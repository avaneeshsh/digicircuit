==> flow/design.v <==
module data_plexer_en #(parameter INPUT_WIDTH=4, 
                        parameter SEL=1) (
    input wire [(INPUT_WIDTH * (2**SEL) )-1:0] data_in,
    input wire [SEL-1:0] sel_ctrl,
    output reg [INPUT_WIDTH-1:0] data_out,
    output reg [(2**SEL)-1:0] data_en
    );
    wire [(2**SEL)-1:0] demux_mask = 1;
    always @ (sel_ctrl or data_in)
       begin
           data_out = data_in[sel_ctrl*INPUT_WIDTH +: INPUT_WIDTH];
           data_en = demux_mask << sel_ctrl;
       end
endmodule
module clock_divider #(parameter CLK_DIV_INT = 10)(
    input clk,
    input reset,
    input pause,
    output reg rco_enable
);
localparam WIDTH = $clog2(CLK_DIV_INT);
wire [WIDTH-1:0] count;
counter_nbit #(.WIDTH(WIDTH)) cntr (
    .clk(clk),
    .reset(reset),
    .enable(~pause),
    .data((2**WIDTH) - CLK_DIV_INT),
    .load(rco_enable),
    .up_down(1'b1),
    .count(count)
);
initial rco_enable = 0;
always @(count) begin
    if (count == (2**WIDTH) - 1)
        rco_enable = 1'b1;
    else
        rco_enable = 1'b0;
end
endmodule
module counter_nbit #(parameter WIDTH = 4)(
    input clk,
    input reset,
    input enable,
    input [WIDTH-1:0] data,
    input load,
    input up_down,
    output reg [WIDTH-1:0] count
);
always @(posedge clk or posedge reset) begin
    if (reset)
        count <= 0;
    else if (load)
        count <= data;
    else if (enable)
        count <= up_down ? (count + 1'b1) : (count - 1'b1);
end
endmodule
module timer_60(
    input clk,
    input reset,
    input enable,       
    output reg [3:0] low_digit,
    output reg [2:0] high_digit
);
    reg low_load;
    reg high_load;
    reg high_enable;
    wire [3:0] low_count;
    wire [2:0] high_count;
    counter_nbit #(.WIDTH(4)) LD (
        .clk(clk),
        .reset(reset),
        .enable(enable),
        .data(4'b0000),
        .load(low_load),
        .up_down(1'b1),
        .count(low_count)
    );
    counter_nbit #(.WIDTH(3)) HD (
        .clk(clk),
        .reset(reset),
        .enable(high_enable),
        .data(3'b000),
        .load(high_load),
        .up_down(1'b1),
        .count(high_count)
    );
    always @(*) begin
        low_load = 0;
        high_load = 0;
        high_enable = 0;
        if (enable) begin
            if (low_count == 9 && high_count == 5) begin
                low_load = 1;
                high_load = 1;
            end else if (low_count == 9) begin
                low_load = 1;
                high_enable = 1;
            end
        end
    end
    always @(posedge clk or posedge reset) begin
        if (reset) begin
            low_digit <= 0;
            high_digit <= 0;
        end else begin
            low_digit <= low_count;
            high_digit <= high_count;
        end
    end
endmodule
module top_60 #(parameter CLK_DIV_INT=5) (
    input clk,
    input reset,
    input pause,
    output [3:0] low_digit,
    output [2:0] high_digit,
    output [3:0] muxed_digits,
    output en_high_digit,
    output en_low_digit
);
    wire enable;
    clock_divider #(.CLK_DIV_INT(CLK_DIV_INT)) clkdiv_inst (
        .clk(clk),
        .reset(reset),
        .pause(pause),
        .rco_enable(enable)
    );
    timer_60 timer_inst (
        .clk(clk),
        .reset(reset),
        .enable(enable),
        .low_digit(low_digit),
        .high_digit(high_digit)
    );
    reg sel_ctrl = 0;
    always @(posedge clk or posedge reset) begin
        if (reset)
            sel_ctrl <= 0;
        else
            sel_ctrl <= ~sel_ctrl;
    end
    wire [7:0] data_in = {1'b0, high_digit, low_digit};
    wire [1:0] data_en;
    wire [3:0] muxed_digits_wire;
    data_plexer_en #(.INPUT_WIDTH(4), .SEL(1)) mux_inst (
        .data_in(data_in),
        .sel_ctrl(sel_ctrl),
        .data_out(muxed_digits_wire),
        .data_en(data_en)
    );
    assign muxed_digits = muxed_digits_wire;
    assign en_low_digit = (sel_ctrl == 0) ? data_en[0] : 0;
    assign en_high_digit = (sel_ctrl == 1) ? data_en[1] : 0;
endmodule
* Tool chain data of top_60
Tool output for the design above, in the order of the flow.
Lines are those of the file above, counted from 1.
Cell names lack the library's common part.
A cell with - has no value.
- Top module :: top_60
- Clock port :: clk
- Library :: sky130hd
- Corner :: tt_025C_1v80

* Word-level counts
Yosys after proc, flatten, opt, wreduce and memory -nomap, before mapping. Memory bits, and registers merged into a memory's read port (data or address), are not among the register bits. Print and check cells are not counted. Equal cells are merged and count once.
- Elaborated cells :: 35
- Bits of input ports :: 3
- Register bits after elaboration :: 18
- Reduce/logical cells :: 3
- Eq/ne operators :: 4
- Bitwise operators :: 1
- Multiplexer cells :: 16
- Add/subtract/negate cells :: 3
- Shifts and indexed selects :: 2
** Operators with widths (number)
- 2-to-1 mux 3 bit :: 4
- 2-to-1 mux 1 bit :: 10
- variable part select 8 x 4 -> 4 bit :: 1
- 2-to-1 mux 4 bit :: 2
- adder 3 x 1 -> 3 bit (second input constant) :: 2
- equality test 3 bit (second input constant) :: 2
- nonzero test 2 bit :: 2
- adder 4 x 1 -> 4 bit (second input constant) :: 1
- equality test 4 bit (second input constant) :: 1
- << shifter 1 x 1 -> 2 bit (first input constant) :: 1
- != test 2 x 1 -> 1 bit (second input constant) :: 1
- logical AND 1 bit :: 1
- NOT 1 bit :: 1

* Logic depth
Longest topological path by Yosys (ltp), each cell counted once; first at word level (registers and memories cut), then after technology mapping (sequential cells cut; the memories' decode and read muxes count).
- Word-level depth :: 6
- ABC_AREA :: 0
- Mapped depth :: 7
- Mapped depth without buffers :: 5

* Mapped cells and area
Yosys stat after the flow's synthesis: flattened, memories mapped to cells. It holds for the ABC_AREA given above (unset counts as 0); a run with the other value may have another netlist.
Totals and module areas in this step are rounded.
- Flip-flop cells :: 18
- Chip area (Yosys) :: 790 um2
- Cells in the netlist :: 62
** Cell types
- dfrtp_1 :: number 18, area in all 450.432 um2
- ha_1 :: number 6, area in all 75.072 um2
- mux2_2 :: number 4, area in all 45.043 um2
- buf_6 :: number 2, area in all 22.522 um2
- and4b_1 :: number 2, area in all 20.019 um2
- nor2b_1 :: number 3, area in all 18.768 um2
- xor2_1 :: number 2, area in all 17.517 um2
- inv_1 :: number 4, area in all 15.014 um2
- mux2_4 :: number 1, area in all 15.014 um2
- nand2_1 :: number 4, area in all 15.014 um2
- o21ai_0 :: number 3, area in all 15.014 um2
- nand2b_1 :: number 2, area in all 12.512 um2
- nor2_1 :: number 3, area in all 11.261 um2
- a21oi_1 :: number 2, area in all 10.01 um2
- a211o_1 :: number 1, area in all 8.758 um2
- a22o_1 :: number 1, area in all 8.758 um2
- o21ai_2 :: number 1, area in all 8.758 um2
- xnor2_1 :: number 1, area in all 8.758 um2
Other cell types: 2; their cells: 2.
The figures by module come from a second, unflattened synthesis with its own total; it is not the netlist above.
- Cells (unflattened synthesis) :: 102
- Area (unflattened synthesis) :: 1100 um2
Each row is one instance without its submodules.
** By module
- counter_nbit #(WIDTH=3) :: cells 19, area 190 um2, instances 2
- counter_nbit #(WIDTH=4) :: cells 32, area 330 um2, instances 1
- timer_60 :: cells 16, area 250 um2, instances 1
- data_plexer_en :: cells 6, area 56 um2, instances 1
- top_60 :: cells 6, area 49 um2, instances 1
- clock_divider #(CLK_DIV_INT=5) :: cells 4, area 18 um2, instances 1

* Timing after synthesis
Source: OpenSTA report_checks on the synthesized netlist (no wires, ideal clock, input and output delay 20% of the period each), path of least setup slack; recovery checks are left aside. Register names are those of the netlist, which keeps one name where synthesis merged equal registers.
- Kind :: register to register
- From :: register clkdiv_inst.cntr.count[0]
- To :: register timer_inst.HD.count[0]
- Path slack :: 0.507 ns
- Delay of the path :: 1.573 ns
- Clock period :: 2.08 ns
- Setup time :: 0.125 ns
- Stages on the path :: 7
- Path buffers :: 2
- Data required time :: 1.955 ns
- Data arrival time :: 1.448 ns
- Synthesis period reached :: 1.573 ns
"delay of the path" is the arrival time less input delay plus setup time.
"stages on the path" counts driving pins, that of a launching flip-flop among them; a cell with two outputs on the path counts twice.
"synthesis period reached" is the clock period less the worst setup slack; recovery checks do not enter. This is arithmetic on one report: input and output delays are still those of the set period (20% each).
Between the ends stands the longest chain of elaborated cells between them, by number of cells; it is not shown to be the way that was timed. Of several equally long chains one is given.
A line is the first line of the expression or statement that the cell stems from. Yosys adds cells for indexed reads and writes and turns some case tables into memories.
At most two assigning lines are given for a register; there are more.
- Path through :: dfrtp_1 ha_1 ha_1 buf_6 and4b_1 buf_6 mux2_4
- Length of the longest elaborated chain :: 5
- Elaborated cells between the ends (all ways) :: 7
- RTL lines with such cells :: 4
** RTL lines, path post-synthesis
- start, declared :: line 47 : output reg [WIDTH-1:0] count
- start, assigned :: line 53 : count <= data;
- start, assigned :: line 55 : count <= up_down ? (count + 1'b1) : (count - 1'b1);
- equality test 3 bit :: line 34 : if (count == (2**WIDTH) - 1)
- 2-to-1 mux 1 bit :: line 34
- 2-to-1 mux 1 bit :: line 92 : if (enable) begin
- 2-to-1 mux 3 bit :: line 54 : else if (enable)
- 2-to-1 mux 3 bit :: line 52 : else if (load)
- end, assigned :: line 53
- end, assigned :: line 55
- end, declared :: line 47

* Timing after layout
From the final timing report of stored run 2: the path of least setup slack in the routed layout; clock arrival at registers is part of the times.
- Kind :: register to output
- From :: register sel_ctrl
- To :: output port muxed_digits[0]
- Data arrival time :: 1.25 ns
- External output delay :: 0.33 ns
- Data required time :: 1.34 ns
- Path buffers :: 1
- Clock period :: 1.67 ns
- Stages on the path :: 3
- Path slack :: 0.08 ns
Between the ends stands the longest chain of elaborated cells between them, by number of cells; it is not shown to be the way that was timed. Of several equally long chains one is given.
- Path through :: dfrtp_2 mux2_2 clkdlybuf4s15_1
- Length of the longest elaborated chain :: 1
- Elaborated cells between the ends (all ways) :: 1
- RTL lines with such cells :: 1
** RTL lines, path after layout
- start, declared :: line 136 : reg sel_ctrl = 0;
- start, assigned :: line 139 : sel_ctrl <= 0;
- start, assigned :: line 141 : sel_ctrl <= ~sel_ctrl;
- variable part select 8 x 4 -> 4 bit :: line 11 : data_out = data_in[sel_ctrl*INPUT_WIDTH +: INPUT_WIDTH];
- end, declared :: line 118 : output [3:0] muxed_digits,

==> runs of top_60 <==
Record of 2 stored runs of the RTL-to-layout flow on top_60, platform sky130hd. The runs are unordered. Constraints: input delay and output delay 20% of the set period each, output load 0.01 pF.
"clock period reached" = clock period - worst setup slack. The figure is calculated, with input and output delays left at 20% of the set period.
"critical setup path time": the worst setup path's part of the clock period (all of it between registers, 20% less for each end at a port) less its slack. A launch clock that arrives late makes it longer, a capture clock that arrives late makes it shorter.
Results are given in rounded form.

* Stored run 1
** Files
==> flow/run.sh <==
#!/bin/bash
# the make line also repeats the synthesis and layout settings of config.mk as NAME=value (left out here)
make -C /OpenROAD-flow-scripts/flow DESIGN_CONFIG=/design/flow/config.mk WORK_HOME=/design/flow/orfs CLKGATE_MAP_FILE= finish
==> flow/config.mk <==
export PLATFORM = sky130hd
export DESIGN_NAME = top_60
export DESIGN_NICKNAME = top_60
export VERILOG_FILES = /design/flow/design.v
export SDC_FILE = /design/flow/constraint.sdc
export NUM_CORES = 4
export LEC_CHECK = 0
export CAP_MARGIN = 20
export CELL_PAD_IN_SITES_DETAIL_PLACEMENT = 1
export CELL_PAD_IN_SITES_GLOBAL_PLACEMENT = 1
export CORE_MARGIN = 2
export CORE_UTILIZATION = 69
export CTS_CLUSTER_DIAMETER = 344
export MAX_ROUTING_LAYER = met4
export PLACE_DENSITY = 0.42
export SLEW_MARGIN = 20
==> flow/constraint.sdc <==
create_clock -name core_clock -period 2.31 [get_ports {clk}]
set_input_delay 0.4620 -clock core_clock [delete_from_list [all_inputs] [get_ports {clk}]]
set_output_delay 0.4620 -clock core_clock [all_outputs]
set_load 0.01 [all_outputs]
** Results
Unfinished; error GPL-0301 in placement.

* Stored run 2
** Files
==> flow/run.sh <==
#!/bin/bash
# the make line also repeats the synthesis and layout settings of config.mk as NAME=value (left out here)
make -C /OpenROAD-flow-scripts/flow DESIGN_CONFIG=/design/flow/config.mk WORK_HOME=/design/flow/orfs CLKGATE_MAP_FILE= finish
==> flow/config.mk <==
export PLATFORM = sky130hd
export DESIGN_NAME = top_60
export DESIGN_NICKNAME = top_60
export VERILOG_FILES = /design/flow/design.v
export SDC_FILE = /design/flow/constraint.sdc
export NUM_CORES = 4
export LEC_CHECK = 0
export CAP_MARGIN = 20
export CORE_MARGIN = 2
export CORE_UTILIZATION = 40
export SLEW_MARGIN = 20
==> flow/constraint.sdc <==
create_clock -name core_clock -period 1.67 [get_ports {clk}]
set_input_delay 0.3340 -clock core_clock [delete_from_list [all_inputs] [get_ports {clk}]]
set_output_delay 0.3340 -clock core_clock [all_outputs]
set_load 0.01 [all_outputs]
** Results
- Synthesized cell area :: 790 um2
- Post-layout utilization :: 0.52
- Sum of negative setup slack :: 0.000 ns
- Worst setup slack after layout :: 0.083 ns
- Critical setup path time :: 1.25 ns
- Kind of the worst setup path :: register to output
- Full die area :: 2400 um2
- Clock period reached :: 1.587 ns
