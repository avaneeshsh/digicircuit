==> flow/design.v <==
module counter_nbit #(parameter WIDTH = 4)(
    input clk,
    input reset,
    input enable,
    input [WIDTH-1:0] data,
    input load,
    input up_down,
    output reg [WIDTH-1:0] count
);
always @(posedge clk or posedge reset) begin
    if (reset)
        count <= 0;
    else if (load)
        count <= data;
    else if (enable)
        count <= up_down ? (count + 1'b1) : (count - 1'b1);
end
endmodule
module timer_minsec(
    input clk,
    input reset,
    input enable,
    input up_down,
    output [3:0] sec_low_digit,
    output [2:0] sec_high_digit,
    output [3:0] min_low_digit
);
    reg sec_low_load = 0;
    reg sec_high_load = 0;
    reg min_low_load = 0;
    reg sec_high_enable = 0;
    reg min_low_enable = 0;
    integer sec_low_data_up = 4'b0000;
    integer sec_high_data_up = 3'b000;
    integer min_low_data_up = 4'b0000;
    integer sec_low_data_down = 4'b1001;     
    integer sec_high_data_down = 3'b0101;    
    integer min_low_data_down = 4'b1001;     
    wire [3:0] sec_low_data = up_down ? sec_low_data_up : sec_low_data_down;
    wire [2:0] sec_high_data = up_down ? sec_high_data_up : sec_high_data_down;
    wire [3:0] min_low_data = up_down ? min_low_data_up : min_low_data_down;
    wire [3:0] low_count;
    wire [2:0] high_count;
    wire [3:0] min_count;
    counter_nbit #(.WIDTH(4)) sec_low_counter (
        .clk(clk),
        .reset(reset),
        .enable(enable),
        .data(sec_low_data),
        .load(sec_low_load & enable),
        .up_down(up_down),
        .count(low_count)
    );
    counter_nbit #(.WIDTH(3)) sec_high_counter (
        .clk(clk),
        .reset(reset),
        .enable(sec_high_enable & enable),
        .data(sec_high_data),
        .load(sec_high_load & enable),
        .up_down(up_down),
        .count(high_count)
    );
    counter_nbit #(.WIDTH(4)) min_low_counter (
        .clk(clk),
        .reset(reset),
        .enable(min_low_enable & enable),
        .data(min_low_data),
        .load(min_low_load & enable),
        .up_down(up_down),
        .count(min_count)
    );
    always @(*) begin
        sec_low_load = 0;
        sec_high_load = 0;
        min_low_load = 0;
        sec_high_enable = 0;
        min_low_enable = 0;
        if (enable) begin
            if (up_down) begin
                if (low_count == 9) begin
                    sec_low_load = 1;
                    sec_high_enable = 1;
                    if (high_count == 5) begin
                        sec_high_load = 1;
                        min_low_enable = 1;
                        if (min_count == 9) begin
                            min_low_load = 1;
                        end
                    end
                end
            end else begin
                if (low_count == 0) begin
                    sec_low_load = 1;
                    sec_high_enable = 1;
                    if (high_count == 0) begin
                        sec_high_load = 1;
                        min_low_enable = 1;
                        if (min_count == 0) begin
                            min_low_load = 1;
                        end
                    end
                end
            end
        end
    end
    assign sec_low_digit = low_count;
    assign sec_high_digit = high_count;
    assign min_low_digit = min_count;
endmodule
======== From RTL to reports: timer_minsec ========
What the tools print for timer_minsec, step after step.
Line numbers count from 1 in the design file above.
Operators: Yosys type, input widths -> output width; for muxes data width and select width s.
Cell names lack the library's common part.
A cell with n/a has no value.
design
  top ..................................... timer_minsec
  clock input ............................. clk
  library ................................. sky130hd
  timing corner ........................... tt_025C_1v80

======== Word-level counts ========
Yosys after proc, flatten, opt, wreduce and memory -nomap, before mapping. Memory bits, and registers merged into a memory's read port (data or address), are not among the register bits. Print and check cells are not counted. Equal cells are merged and count once.
operators by class
  add/subtract/negate cells ............... 6
  equality and inequality tests ........... 3
  multiplexer cells ....................... 29
  bitwise gates (word level) .............. 3
  reductions and logical operators ........ 6
operators with widths
  operator             number
  $mux 4               7
  $mux 1               18
  $mux 3               4
  $add 4x1->4 const B  2
  $sub 4x1->4 const B  2
  $eq 4x4->1 const B   2
  $logic_not 4->1      2
  $reduce_bool 2->1    3
  $and 1x1->1          3
  $add 3x1->3 const B  1
  $sub 3x1->3 const B  1
  $eq 3x3->1 const B   1
  $logic_not 3->1      1
bit counts
  register bits after elaboration ......... 11
  input port bits ......................... 4

======== Logic depth ========
Longest topological path by Yosys (ltp), each cell counted once; first at word level (registers and memories cut), then after technology mapping (sequential cells cut; the memories' decode and read muxes count).
depth
  depth in word-level cells ............... 8
  ABC_AREA ................................ 0
  depth in mapped cells ................... 8
  depth with buffers taken out ............ 7

======== Mapped cells and area ========
The flow's flattened synthesis, as Yosys stat reports it; memories are mapped. The netlist is that of the ABC_AREA named above (0 if unset); the other value can give another one.
cell types
  type      number  area in all (um2)
  dfrtp_1   11      275.264
  fa_1      3       60.058
  ha_1      4       50.048
  xnor2_1   5       43.792
  a21oi_1   8       40.038
  nand2_1   10      37.536
  inv_1     9       33.782
  clkbuf_8  2       27.526
  nor2_1    7       26.275
  nand3_1   5       25.024
  o22a_1    2       17.517
  xor2_1    2       17.517
  o41ai_2   1       16.266
  a211oi_2  1       12.512
  o211ai_2  1       12.512
  or4_4     1       11.261
  nor3_1    2       10.01
  o21ai_0   2       10.01
Not listed: further types 15, cells in them 15.
mapped netlist
  cell count .............................. 91
  synthesis area .......................... 845.8 um2
  sequential part of the area ............. 275.3 um2
  mapped flip-flops ....................... 11
The figures by module come from a second, unflattened synthesis with its own total; it is not the netlist above.
unflattened totals
  cell total of the unflattened synthesis .. 100
  area (unflattened synthesis) ............ 952.2 um2
Rows give one instance, submodules left out.
by module
  module                   times used  cells  area (um2)
  counter_nbit #(WIDTH=4)  2           32     329.1
  counter_nbit #(WIDTH=3)  1           19     187.7
  timer_minsec             1           17     106.4

======== Worst setup path after synthesis ========
Path of least setup slack by OpenSTA after synthesis, without wires, with an ideal clock, recovery checks aside; 20% of the period is set as input and as output delay. Where synthesis merged equal registers, the netlist keeps one of their names.
timing post-synthesis
  kind .................................... input port to flip-flop
  start point ............................. in up_down
  end point ............................... reg sec_low_counter.count[3]
  clock period ............................ 2.99 ns
  external input delay .................... 0.598 ns
  setup time .............................. 0.121 ns
  launch time at the first pin ............ 0.598 ns
  data arrival time ....................... 2.019 ns
  data required time ...................... 2.869 ns
  setup slack ............................. 0.850 ns
  delay of the path ....................... 1.542 ns
  stages on the path ...................... 8
  buffers on the path ..................... 1
  period reached after synthesis .......... 2.14 ns
"delay of the path" = arrival - input delay + setup time.
"stages on the path" counts driving pins, that of a launching flip-flop among them; a cell with two outputs on the path counts twice.
"period reached after synthesis" is the clock period less the worst setup slack; recovery checks do not enter. This is arithmetic on one report: input and output delays are still those of the set period (20% each).
The rows between start and end are the longest chain of elaborated cells between them; the timing report does not say that the signal goes this way. Where chains are equally long, one stands for them.
A line is the first line of the expression or statement that the cell stems from. Yosys adds cells for indexed reads and writes and turns some case tables into memories.
A register here has more assigning lines than the two given.
on the way, post-synthesis
  cell sequence ........................... clkbuf_8 > inv_1 > ha_1 > a21o_2 > a21oi_1 > xnor2_1 > o2bb2ai_1 > a22o_1
  cells in the longest elaborated chain ... 4
  elaborated cells on any way between the ends .. 8
  those cells by class .................... mux (6); logic (1); reduce/logical (1)
ends and longest elaborated chain, post-synthesis
  what         line  RTL
  from (decl)  23    input up_down,
  $mux 1       79    if (up_down) begin
  $mux 1       78    if (enable) begin
  $and 1x1->1  50    .load(sec_low_load & enable),
  $mux 4       13    else if (load)
  to (assign)  14    count <= data;
  to (assign)  16    count <= up_down ? (count + 1'b1) : (count - 1'b1);
  to (decl)    8     output reg [WIDTH-1:0] count

======== Path in the finished layout ========
Path of least setup slack in the final report of flow run 2 (OpenROAD, finished layout, wires in). Where an end is a register, its clock arrival counts in the times.
timing after layout
  kind .................................... input port to flip-flop
  start point ............................. in up_down
  end point ............................... reg min_low_counter.count[3]
  clock period ............................ 2.24 ns
  external input delay .................... 0.45 ns
  setup time .............................. 0.11 ns
  launch time at the first pin ............ 0.45 ns
  data arrival time ....................... 2.27 ns
  data required time ...................... 2.40 ns
  setup slack ............................. 0.13 ns
  stages on the path ...................... 9
  buffers on the path ..................... 3
The rows between start and end are the longest chain of elaborated cells between them; the timing report does not say that the signal goes this way. Where chains are equally long, one stands for them.
A register here has more assigning lines than the two given.
on the way, after layout
  cell sequence ........................... clkdlybuf4s50_1 > inv_1 > buf_12 > ha_1 > a21oi_2 > buf_4 > a21oi_1 > a21oi_1 > o311a_1
  cells in the longest elaborated chain ... 5
  elaborated cells on any way between the ends .. 11
  those cells by class .................... mux (8); logic (2); reduce/logical (1)
ends and longest elaborated chain, after layout
  what         line  RTL
  from (decl)  23    input up_down,
  $mux 1       79    if (up_down) begin
  $mux 1       78    if (enable) begin
  $and 1x1->1  66    .enable(min_low_enable & enable),
  $mux 4       15    else if (enable)
  $mux 4       13    else if (load)
  to (assign)  14    count <= data;
  to (assign)  16    count <= up_down ? (count + 1'b1) : (count - 1'b1);
  to (decl)    8     output reg [WIDTH-1:0] count

Appendix: measured runs

Measured data: module timer_minsec, platform sky130hd, 2 stored runs of the flow under differing settings, order arbitrary. Input and output delays are each 20% of the period that was set; the output load is 0.01 pF.
By "achieved clock period (ns)" is meant the clock period of the run minus its worst setup slack. This is arithmetic on one report: input and output delays are still those of the set period (20% each).
"worst setup path time (ns)" means the part of the period allowed to the worst setup path (the constraints hold back 20% at inputs and 20% at outputs) less its slack; where the path has registers, the arrival times of their clocks count too.
By "finish__power__total" is meant OpenSTA's value without simulated activity: inputs other than the clock are taken to toggle once in ten clock periods, and the tool carries that through the logic.

Flow files of flow run 1
==> flow/run.sh <==
#!/bin/bash
# the make line also repeats the synthesis and layout settings of config.mk as NAME=value (left out here)
make -C /OpenROAD-flow-scripts/flow DESIGN_CONFIG=/design/flow/config.mk WORK_HOME=/design/flow/orfs CLKGATE_MAP_FILE= finish
==> flow/config.mk <==
export PLATFORM = sky130hd
export DESIGN_NAME = timer_minsec
export DESIGN_NICKNAME = timer_minsec
export VERILOG_FILES = /design/flow/design.v
export SDC_FILE = /design/flow/constraint.sdc
export NUM_CORES = 4
export LEC_CHECK = 0
export CAP_MARGIN = 20
export CORE_MARGIN = 2
export CORE_UTILIZATION = 65
export CTS_CLUSTER_SIZE = 49
export PLACE_DENSITY_LB_ADDON = 0.09
export SETUP_SLACK_MARGIN = 0.33
export SLEW_MARGIN = 20
==> flow/constraint.sdc <==
create_clock -name core_clock -period 1.71 [get_ports {clk}]
set_input_delay 0.3420 -clock core_clock [delete_from_list [all_inputs] [get_ports {clk}]]
set_output_delay 0.3420 -clock core_clock [all_outputs]
set_load 0.01 [all_outputs]

report of flow run 1: did not finish, place, DPL-0038

Flow files of flow run 2
==> flow/run.sh <==
#!/bin/bash
# the make line also repeats the synthesis and layout settings of config.mk as NAME=value (left out here)
make -C /OpenROAD-flow-scripts/flow DESIGN_CONFIG=/design/flow/config.mk WORK_HOME=/design/flow/orfs CLKGATE_MAP_FILE= finish
==> flow/config.mk <==
export PLATFORM = sky130hd
export DESIGN_NAME = timer_minsec
export DESIGN_NICKNAME = timer_minsec
export VERILOG_FILES = /design/flow/design.v
export SDC_FILE = /design/flow/constraint.sdc
export NUM_CORES = 4
export LEC_CHECK = 0
export CAP_MARGIN = 20
export CELL_PAD_IN_SITES_GLOBAL_PLACEMENT = 0
export CORE_MARGIN = 2
export CORE_UTILIZATION = 31
export CTS_CLUSTER_DIAMETER = 328
export CTS_CLUSTER_SIZE = 12
export HOLD_SLACK_MARGIN = 0.22
export PLACE_DENSITY_LB_ADDON = 0.24
export SLEW_MARGIN = 20
==> flow/constraint.sdc <==
create_clock -name core_clock -period 2.24 [get_ports {clk}]
set_input_delay 0.4480 -clock core_clock [delete_from_list [all_inputs] [get_ports {clk}]]
set_output_delay 0.4480 -clock core_clock [all_outputs]
set_load 0.01 [all_outputs]

report of flow run 2
yosys chip area after synthesis (um^2): 845.8
finish__design__die__area: 3162.4
finish__design__instance__area__stdcell: 1147.3
finish__design__instance__utilization: 0.4549
finish__timing__setup__ws: 0.133
finish__timing__setup__tns: 0.000
finish__timing__hold__ws: 0.457
finish__power__total: 1.389e-03
achieved clock period (ns): 2.107
worst setup path time (ns): 1.66
worst setup path kind: input port to flip-flop
